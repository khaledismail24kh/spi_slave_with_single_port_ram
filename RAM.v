==> flow/design.v <==
module RAM #(
    parameter MEM_DEPTH = 256,
    parameter ADDR_SIZE = 8     
)(
    input  clk,
    input  rst_n,  
    input  rx_valid, 
    input  [9:0] din,
    output reg [7:0] dout,
    output reg tx_valid    
);
    localparam [1:0] OPC_HOLD_ADDR1 = 0 ;  
    localparam [1:0] OPC_WRITE      = 1 ;  
    localparam [1:0] OPC_HOLD_ADDR2 = 2 ;  
    localparam [1:0] OPC_READ       = 3 ;  
    localparam WORD_SIZE = 8;
    reg [WORD_SIZE-1:0] mem [0:MEM_DEPTH-1];
    reg [ADDR_SIZE-1:0] address_reg;
    wire [1:0] opcode = din[9:8];
    wire [WORD_SIZE-1:0] load = din[7:0];
    always @(posedge clk) begin
        if (!rst_n) begin
            address_reg <= 0;
            dout <= 0;
            tx_valid <= 0;
        end else begin
            if(tx_valid) tx_valid <= 0;
            if (rx_valid) begin
                case (opcode)
                    OPC_HOLD_ADDR1,
                    OPC_HOLD_ADDR2: 
                        address_reg <= load[ADDR_SIZE-1:0];
                    OPC_WRITE: 
                        mem[address_reg] <= load;
                    OPC_READ: begin
                        dout <= mem[address_reg];
                        tx_valid <= 1;
                    end
                endcase
            end
        end
    end
endmodule
## Reports on RAM

Tool output for the design above, in the order of the flow.
Lines are those of the file above, counted from 1.
Operators carry their Yosys type and port widths (W data, S select, Z words).
A cell with n/a has no value.

- Top: RAM
- Clock port: clk
- Cell library: sky130hd
- Timing corner: tt_025C_1v80

## After elaboration

Source: Yosys, flattened and elaborated, memories not mapped. Widths are those after wreduce. Registers that Yosys merges into a memory's read port (data or address) are not register bits. Print and check cells do not count. Equal cells are merged and count once.
Yosys's memory passes give these memory sizes; they may raise the number of words (mostly to a power of two), join words into wider ones and drop unused or constant bits.

- Bits in registers: 9
- Bits in latches: 0
- RAM bits: 2,048
- ROM bits: 0
- Word width x clocked read ports: 8
- Memories kept: 1
- Input bits: 13
- Elaborated cells: 23

Memory list:

| memory | depth | bits a word | rd ports | write ports | RTL line | source |
|---|---|---|---|---|---|---|
| mem | 256 | 8 | 1 | 1 | 17 | `reg [WORD_SIZE-1:0] mem [0:MEM_DEPTH-1];` |

- $add $sub $neg: 0
- Multiply operators: 0
- Divide/modulo/power cells: 0
- Order comparisons: 0
- Equal/unequal tests: 3
- Shifts and indexed selects: 0
- Multiplexer cells: 10
- Bitwise operators: 0
- Reduce/logical cells: 7

Operator list:

| operator | number |
|---|---|
| $mux W8 | 6 |
| $reduce_and A2 Y1 | 3 |
| $eq A2 B2 Y1 const B | 2 |
| $reduce_or A3 Y1 | 1 |
| $mux W1 | 3 |
| $eq A2 B1 Y1 const B | 1 |
| $logic_not A2 Y1 | 1 |
| $reduce_or A2 Y1 | 1 |
| $pmux W1 S2 | 1 |
| $logic_not A1 Y1 | 1 |

## Logic depth

Yosys ltp: most cells in a row. Word level: on the elaborated netlist, between registers, memories and ports. Mapped: between sequential cells and ports; inverters and the memories' decode and read muxes count.

- Depth after elaboration: 5
- ABC_AREA: 0
- Mapped depth: 12
- Gate-level depth less buffers: 7

## After synthesis

Source: synth_stat.txt of the flow (Yosys; design flattened, memories mapped). It holds for the ABC_AREA given above (unset counts as 0); a run with the other value may have another netlist.

- Standard cells after synthesis: 3,933
- Synthesis area: 80,176.9 um^2
- Sequential area: 61,839.3 um^2
- Mapped flip-flops: 2,065
- Buffer cells: 239

Cell types:

| cell | number |
|---|---|
| sky130_fd_sc_hd__edfxtp_1 | 2,048 |
| sky130_fd_sc_hd__mux4_2 | 432 |
| sky130_fd_sc_hd__mux2i_1 | 212 |
| sky130_fd_sc_hd__nor2_1 | 292 |
| sky130_fd_sc_hd__nand2_1 | 156 |
| sky130_fd_sc_hd__buf_2 | 96 |
| sky130_fd_sc_hd__o22ai_1 | 71 |
| sky130_fd_sc_hd__a22oi_1 | 48 |
| sky130_fd_sc_hd__dfxtp_1 | 17 |
| sky130_fd_sc_hd__clkbuf_1 | 89 |
| sky130_fd_sc_hd__a32oi_1 | 38 |
| sky130_fd_sc_hd__nand3_1 | 57 |
| sky130_fd_sc_hd__buf_4 | 34 |
| sky130_fd_sc_hd__a221oi_1 | 28 |
| sky130_fd_sc_hd__nor3_1 | 42 |
| sky130_fd_sc_hd__o21ai_0 | 38 |
| sky130_fd_sc_hd__a21oi_1 | 34 |
| sky130_fd_sc_hd__nor2b_1 | 24 |

Other cell types: 38; their cells: 177.

## Path before layout

Path of least setup slack by OpenSTA after synthesis, without wires, with an ideal clock, recovery checks aside; 20% of the period is set as input and as output delay. Where synthesis merged equal registers, the netlist keeps one of their names.

- Path kind: register -> register
- From: register address_reg[3]
- To: memory mem[144][0]
- Clock period: 2.93 ns
- Library setup time: 0.395 ns
- Data arrival time: 2.346 ns
- Path slack: 0.189 ns
- Delay of the path: 2.741 ns
- Stages on the path: 8
- Buffers on the path: 5
- Synthesis period reached: 2.741 ns

"delay of the path" = arrival - input delay + setup time.
"stages on the path": output pins that drive a net of the path, with the launching flip-flop's if there is one; two outputs of one cell count as two.
"synthesis period reached" = period - worst setup slack (recovery checks aside). The figure is calculated, with input and output delays left at 20% of the set period.
The rows between start and end are the longest chain of elaborated cells between them; the timing report does not say that the signal goes this way. Where chains are equally long, one stands for them.
Each line given opens the expression or statement behind the cell; cells for indexed reads and writes are added by Yosys, which also makes memories of some case tables.

- Path through: sky130_fd_sc_hd__dfxtp_1 sky130_fd_sc_hd__buf_4 sky130_fd_sc_hd__buf_2 sky130_fd_sc_hd__buf_2 sky130_fd_sc_hd__buf_2 sky130_fd_sc_hd__or2_2 sky130_fd_sc_hd__clkbuf_1 sky130_fd_sc_hd__nor4_1
- Cells in the longest elaborated chain: 3
- Elaborated cells on any way between the ends: 3
- Source lines of those cells: 3
- Classes of those cells: 3 x mux

Ends and longest elaborated chain, post-synthesis:

| item | RTL line | source |
|---|---|---|
| start, declared | 18 | `reg [ADDR_SIZE-1:0] address_reg;` |
| start, assigned | 23 | `address_reg <= 0;` |
| start, assigned | 32 | `address_reg <= load[ADDR_SIZE-1:0];` |
| $mux W8 | 29 | `case (opcode)` |
| $mux W8 | 28 | `if (rx_valid) begin` |
| $mux W8 | 22 | `if (!rst_n) begin` |
| end, declared | 17 | `reg [WORD_SIZE-1:0] mem [0:MEM_DEPTH-1];` |

## Path in the finished layout

From the final timing report of run 1: the path of least setup slack in the routed layout; clock arrival at registers is part of the times.

- Path kind: register -> register
- From: register address_reg[1]
- To: register dout[1]
- Clock period: 3.74 ns
- Library setup time: 0.10 ns
- Data arrival time: 4.49 ns
- Path slack: -0.02 ns
- Stages on the path: 12
- Buffers on the path: 4

- Path through: sky130_fd_sc_hd__dfxtp_4 sky130_fd_sc_hd__buf_12 sky130_fd_sc_hd__buf_4 sky130_fd_sc_hd__mux2i_1 sky130_fd_sc_hd__o22ai_1 sky130_fd_sc_hd__nor4_1 sky130_fd_sc_hd__buf_4 sky130_fd_sc_hd__nand3_1 sky130_fd_sc_hd__o32ai_1 sky130_fd_sc_hd__buf_4 sky130_fd_sc_hd__o21ai_1 sky130_fd_sc_hd__a22o_1

Ends and longest elaborated chain, post-layout:

| item | RTL line | source |
|---|---|---|
| start, declared | 18 | `reg [ADDR_SIZE-1:0] address_reg;` |
| start, assigned | 23 | `address_reg <= 0;` |
| start, assigned | 32 | `address_reg <= load[ADDR_SIZE-1:0];` |
| end, declared | 9 | `output reg [7:0] dout,` |

No chain of elaborated cells between the ends is given.

FLOW RESULTS
============

Record of 2 stored runs of the RTL-to-layout flow on RAM, platform sky130hd. The runs are unordered. Constraints: input delay and output delay 20% of the set period each, output load 0.01 pF.
"achieved clock period": clock period set for the run, less the worst setup slack. It is reckoned from that one timing run; input and output delays stay at 20% of the period that was set.
"worst setup path time" = time allowed to the worst setup path (clock period - input delay - output delay, where it has them) - its slack; a late launch clock adds to it, a late capture clock takes from it.
"power" is the tool's figure for a default switching activity; nothing was simulated.

### Run 1

==> flow/run.sh <==
#!/bin/bash
# the make line also repeats the synthesis and layout settings of config.mk as NAME=value (left out here)
make -C /OpenROAD-flow-scripts/flow DESIGN_CONFIG=/design/flow/config.mk WORK_HOME=/design/flow/orfs CLKGATE_MAP_FILE= finish
==> flow/config.mk <==
export PLATFORM = sky130hd
export DESIGN_NAME = RAM
export DESIGN_NICKNAME = RAM
export VERILOG_FILES = /design/flow/design.v
export SDC_FILE = /design/flow/constraint.sdc
export NUM_CORES = 4
export LEC_CHECK = 0
export CAP_MARGIN = 20
export CORE_MARGIN = 2
export CORE_UTILIZATION = 53
export CTS_CLUSTER_SIZE = 25
export MAX_ROUTING_LAYER = met4
export PLACE_DENSITY_LB_ADDON = 0.1
export SETUP_SLACK_MARGIN = -0.17
export SLEW_MARGIN = 20
export TNS_END_PERCENT = 80
==> flow/constraint.sdc <==
create_clock -name core_clock -period 3.74 [get_ports {clk}]
set_input_delay 0.7480 -clock core_clock [delete_from_list [all_inputs] [get_ports {clk}]]
set_output_delay 0.7480 -clock core_clock [all_outputs]
set_load 0.01 [all_outputs]

Results of run 1:
- Worst hold slack in the final report: 0.406 ns
- Standard-cell area after layout: 92,621.3 um^2
- Power: 47.617 mW
- Overall die area: 154,406.0 um^2
- Achieved clock period: 3.761 ns
- Worst slack on setup checks: -0.021 ns
- Worst setup path time: 3.76 ns
- Critical path type: register -> register
- Area of the synthesized netlist: 80,176.9 um^2

### Run 2

==> flow/run.sh <==
#!/bin/bash
# the make line also repeats the synthesis and layout settings of config.mk as NAME=value (left out here)
make -C /OpenROAD-flow-scripts/flow DESIGN_CONFIG=/design/flow/config.mk WORK_HOME=/design/flow/orfs CLKGATE_MAP_FILE= finish
==> flow/config.mk <==
export PLATFORM = sky130hd
export DESIGN_NAME = RAM
export DESIGN_NICKNAME = RAM
export VERILOG_FILES = /design/flow/design.v
export SDC_FILE = /design/flow/constraint.sdc
export NUM_CORES = 4
export LEC_CHECK = 0
export ABC_AREA = 1
export CAP_MARGIN = 5
export CELL_PAD_IN_SITES_GLOBAL_PLACEMENT = 2
export CORE_MARGIN = 2
export CORE_UTILIZATION = 35
export CTS_CLUSTER_SIZE = 36
export GPL_ROUTABILITY_DRIVEN = 1
export GPL_TIMING_DRIVEN = 1
export MIN_ROUTING_LAYER = met1
export PLACE_DENSITY_LB_ADDON = 0.0
export SLEW_MARGIN = 20
==> flow/constraint.sdc <==
create_clock -name core_clock -period 2.68 [get_ports {clk}]
set_input_delay 0.5360 -clock core_clock [delete_from_list [all_inputs] [get_ports {clk}]]
set_output_delay 0.5360 -clock core_clock [all_outputs]
set_load 0.01 [all_outputs]

Results of run 2:
- Worst hold slack in the final report: 0.063 ns
- Standard-cell area after layout: 104,273.0 um^2
- Power: 72.491 mW
- Overall die area: 245,872.0 um^2
- Achieved clock period: 2.614 ns
- Worst slack on setup checks: 0.066 ns
- Worst setup path time: 2.61 ns
- Critical path type: register -> register
- Area of the synthesized netlist: 84,672.5 um^2
